==> flow/design.v <==
module traffic_light_controller
(
       input N_Sensor,S_Sensor,E_Sensor,W_Sensor,
       input clk,reset,NS_pedestrian_button,EW_pedestrian_button,
       output reg[2:0] NS_direction,EW_direction,
       output reg NS_pedestrian_Signal,EW_pedestrian_Signal
);
reg [1:0]state;
reg [3:0]timer;
localparam NS_GREEN  = 2'b00;
localparam NS_YELLOW = 2'b01;
localparam EW_GREEN  = 2'b10;
localparam EW_YELLOW = 2'b11;
always @(posedge clk or posedge reset)
begin
  if (reset)
  begin
  state <= NS_GREEN;
  timer <= 4'b0000;
  end
else 
begin
 case (state)
  NS_GREEN: begin
  NS_direction <= 3'b001;  
  EW_direction <= 3'b100;
  timer <= timer + 1;
  if (timer >= 10 || (N_Sensor == 0 && S_Sensor == 0)) 
begin  
   state <= NS_YELLOW;
   timer <= 4'b0000;
end
   end
   NS_YELLOW: begin
   NS_direction <= 3'b010;  
   EW_direction <= 3'b100;
   timer <= timer + 1;
   if (timer >= 10)
begin  
   state <= EW_GREEN;
   timer <= 4'b0000;
end
   end
   EW_GREEN: begin
   NS_direction <= 3'b100;  
   EW_direction <= 3'b001;
   timer <= timer + 1;
   if (timer >= 10 || (E_Sensor == 0 && W_Sensor == 0)) 
begin
   state <= EW_YELLOW;
   timer <= 4'b0000;
end
   end
   EW_YELLOW: begin
   NS_direction <= 3'b100;  
   EW_direction <= 3'b010;
   timer <= timer + 1;
   if (timer >= 10) 
begin
   state <= NS_GREEN;
   timer <= 4'b0000;
end
   end
   endcase
   if (NS_pedestrian_button && state == EW_GREEN) 
begin
   NS_pedestrian_Signal <= 1; 
end
   else
begin
   NS_pedestrian_Signal <= 0; 
end
if (EW_pedestrian_button && state == NS_GREEN)
begin
    EW_pedestrian_Signal <= 1;  
end 
  else 
begin
  EW_pedestrian_Signal <= 0; 
end
  end
end
endmodule
# Reports on traffic_light_controller
# What the tools print for traffic_light_controller, step after step.
# Line numbers count from 1 in the design file above.
# Operators carry their Yosys type and port widths (W data, S select, Z words).
# Cell names lack the library's common part.
# The mark n/a stands for no value.
dict set report inputs {
  top {traffic_light_controller}
  clk_port {clk}
  lib {sky130hd}
  corner {tt_025C_1v80}
}

# Word-level counts
# Source: Yosys, flattened and elaborated, memories not mapped. Widths are those after wreduce. Registers that Yosys merges into a memory's read port (data or address) are not register bits. Print and check cells do not count. Equal cells are merged and count once.
dict set report op_classes {
  n_addsub 1
  multipliers 0
  n_div 0
  cmp 1
  n_eq 7
  shift 0
  muxes 13
  n_logic 4
  reduce_and_logical 12
}
# cell n
set ops {}
lappend ops {{$pmux W3 S3} 2}
lappend ops {{$pmux W4 S3} 1}
lappend ops {{$mux W4} 3}
lappend ops {{$ne A2 B2 Y1 const B} 4}
lappend ops {{$pmux W2 S4} 1}
lappend ops {{$mux W2} 4}
lappend ops {{$reduce_or A2 Y1} 3}
lappend ops {{$reduce_and A5 Y1} 1}
lappend ops {{$logic_and A1 B1 Y1} 4}
lappend ops {{$not A1 Y1} 4}
lappend ops {{$eq A2 B2 Y1 const B} 2}
lappend ops {{$add A4 B1 Y4 const B} 1}
lappend ops {{$ge A4 B4 Y1 const B} 1}
lappend ops {{$reduce_bool A4 Y1} 1}
lappend ops {{$logic_or A1 B1 Y1} 2}
lappend ops {{$eq A2 B1 Y1 const B} 1}
lappend ops {{$logic_not A2 Y1} 1}
lappend ops {{$mux W1} 2}
dict set report word_totals {
  regBits 14
  latchBits 0
  mem_bits_rw 0
  romBits 0
  clocked_rd_ports_x_width 0
  mem_count 0
  inputBits 8
  elab_cells 44
}

# Depth
# Yosys ltp: most cells in a row. Word level: on the elaborated netlist, between registers, memories and ports. Mapped: between sequential cells and ports; inverters and the memories' decode and read muxes count.
dict set report depth {
  word_depth 5
  ABC_AREA 0
  mapped_depth 5
  mapped_depth_nobuf 5
}

# After synthesis
# Yosys stat after the flow's synthesis: flattened, memories mapped to cells. It holds for the ABC_AREA given above (unset counts as 0); a run with the other value may have another netlist.
# Totals and module areas in this step are rounded.
# cell_type n
set types {}
lappend types {edfxtp_1 8}
lappend types {dfrtp_1 7}
lappend types {dfstp_2 1}
lappend types {ha_1 2}
lappend types {nor3_1 4}
lappend types {o21ai_0 4}
lappend types {a22o_1 2}
lappend types {a211oi_2 1}
lappend types {clkbuf_1 3}
lappend types {inv_1 3}
lappend types {o21ai_1 2}
lappend types {o31a_1 1}
lappend types {or3b_1 1}
lappend types {xnor2_1 1}
lappend types {xor2_1 1}
lappend types {and2_2 1}
lappend types {nand2_1 2}
lappend types {nor2_1 2}
# Not listed: further types 4, cells in them 4.
dict set report mapped {
  cells 50
  mapped_area_um2 651.9
  seqArea_um2 441.7
  ffs 16
}

# Path before layout
# Path of least setup slack by OpenSTA after synthesis, without wires, with an ideal clock, recovery checks aside; 20% of the period is set as input and as output delay. Where synthesis merged equal registers, the netlist keeps one of their names.
dict set report synth_timing {
  path_kind {register -> register}
  from {register timer[0]}
  to {register state}
  tclk_ns 1.75
  setup_ns 0.121
  t_arrival_ns 1.232
  required_time_ns 1.629
  path_slack_ns 0.397
  delay_ns 1.353
  path_stages 6
  path_buffers 0
  period_less_setup_slack_ns 1.353
}
# "delay_ns" is the arrival time less input delay plus setup time.
# "path_stages" counts driving pins, that of a launching flip-flop among them; a cell with two outputs on the path counts twice.
# "period_less_setup_slack_ns" is the clock period less the worst setup slack; recovery checks do not enter. This is arithmetic on one report: input and output delays are still those of the set period (20% each).
# An end named without its bit number is one bit of that signal or, where synthesis recoded a state register, one of its new flip-flops.
# Between the ends stands the longest chain of elaborated cells between them, by number of cells; it is not shown to be the way that was timed. Of several equally long chains one is given.
# Each line given opens the expression or statement behind the cell; cells for indexed reads and writes are added by Yosys, which also makes memories of some case tables.
# At most two assigning lines are given for a register; there are more.
dict set report synth_via {
  cell_sequence {dfrtp_1 inv_1 ha_1 o31ai_1 o21ai_0 a22o_1}
  elab_chain_cells 4
  cells_between 13
  cone_classes {1 x compare; 4 x eq/ne; 5 x mux; 3 x reduce/logical}
}
# element line_no
set synth_rtl {}
lappend synth_rtl {{start, declared} 9} ;# reg [3:0]timer;
lappend synth_rtl {{start, assigned} 27} ;# timer <= timer + 1;
lappend synth_rtl {{start, assigned} 37} ;# timer <= timer + 1;
lappend synth_rtl {{$ge A4 B4 Y1} 48} ;# if (timer >= 10 || (E_Sensor == 0 && W_Sensor == 0))
lappend synth_rtl {{$logic_or A1 B1 Y1} 48}
lappend synth_rtl {{$mux W2} 48}
lappend synth_rtl {{$pmux W2 S4} 23} ;# case (state)
lappend synth_rtl {{end, assigned} 18} ;# state <= NS_GREEN;
lappend synth_rtl {{end, assigned} 30} ;# state <= NS_YELLOW;
lappend synth_rtl {{end, declared} 8} ;# reg [1:0]state;

# Path in the finished layout
# From the final timing report of entry B: the path of least setup slack in the routed layout; clock arrival at registers is part of the times.
dict set report layout_timing {
  path_kind {register -> output}
  from {register NS_direction[2]}
  to {output port NS_direction[2]}
  tclk_ns 1.63
  t_arrival_ns 1.13
  required_time_ns 1.30
  path_slack_ns 0.17
  path_stages 2
  path_buffers 1
}
# At most two assigning lines are given for a register; there are more.
dict set report layout_via {
  cell_sequence {edfxtp_1 clkdlybuf4s50_1}
  elab_chain_cells 0
  cells_between 0
  cone_lines 0
}
# element line_no
set layout_rtl {}
lappend layout_rtl {{start, declared} 5} ;# output reg[2:0] NS_direction,EW_direction,
lappend layout_rtl {{start, assigned} 25} ;# NS_direction <= 3'b001;
lappend layout_rtl {{start, assigned} 35} ;# NS_direction <= 3'b010;
lappend layout_rtl {{end, declared} 5}

# Record of 2 stored runs of the RTL-to-layout flow on traffic_light_controller, platform sky130hd. The runs are unordered. Constraints: input delay and output delay 20% of the set period each, output load 0.01 pF.
# "achievedPeriod_ns" means the clock period less the worst setup slack. The figure is calculated, with input and output delays left at 20% of the set period.
# "worst_path_ns" = time allowed to the worst setup path (clock period - input delay - output delay, where it has them) - its slack; a late launch clock adds to it, a late capture clock takes from it.
# "total_power_uw": no workload was simulated; the value follows from the tool's default switching activity.
# The results are shown rounded.
run="entry A" settings period_ns=1.11 CORE_UTILIZATION=51 SETUP_SLACK_MARGIN=0.1 CELL_PAD_IN_SITES_GLOBAL_PLACEMENT=3 SLEW_MARGIN=15 MIN_ROUTING_LAYER="met1" CAP_MARGIN=20 CORE_MARGIN=2
run="entry A" outcome="incomplete, placement halted on GPL-0301"
run="entry B" settings period_ns=1.63 CORE_UTILIZATION=31 CAP_MARGIN=20 CORE_MARGIN=2 SLEW_MARGIN=20
run="entry B" results ys_area_um2=651.9 total_power_uw=1318 finish.utilization_pct=44.9 ws_setup_ns=0.171 setupTns_ns=0.000 worst_path_ns=1.13 worstPathKind="register -> output" achievedPeriod_ns=1.459 dieArea_um2=2486 final_stdcell_area_um2=890.9
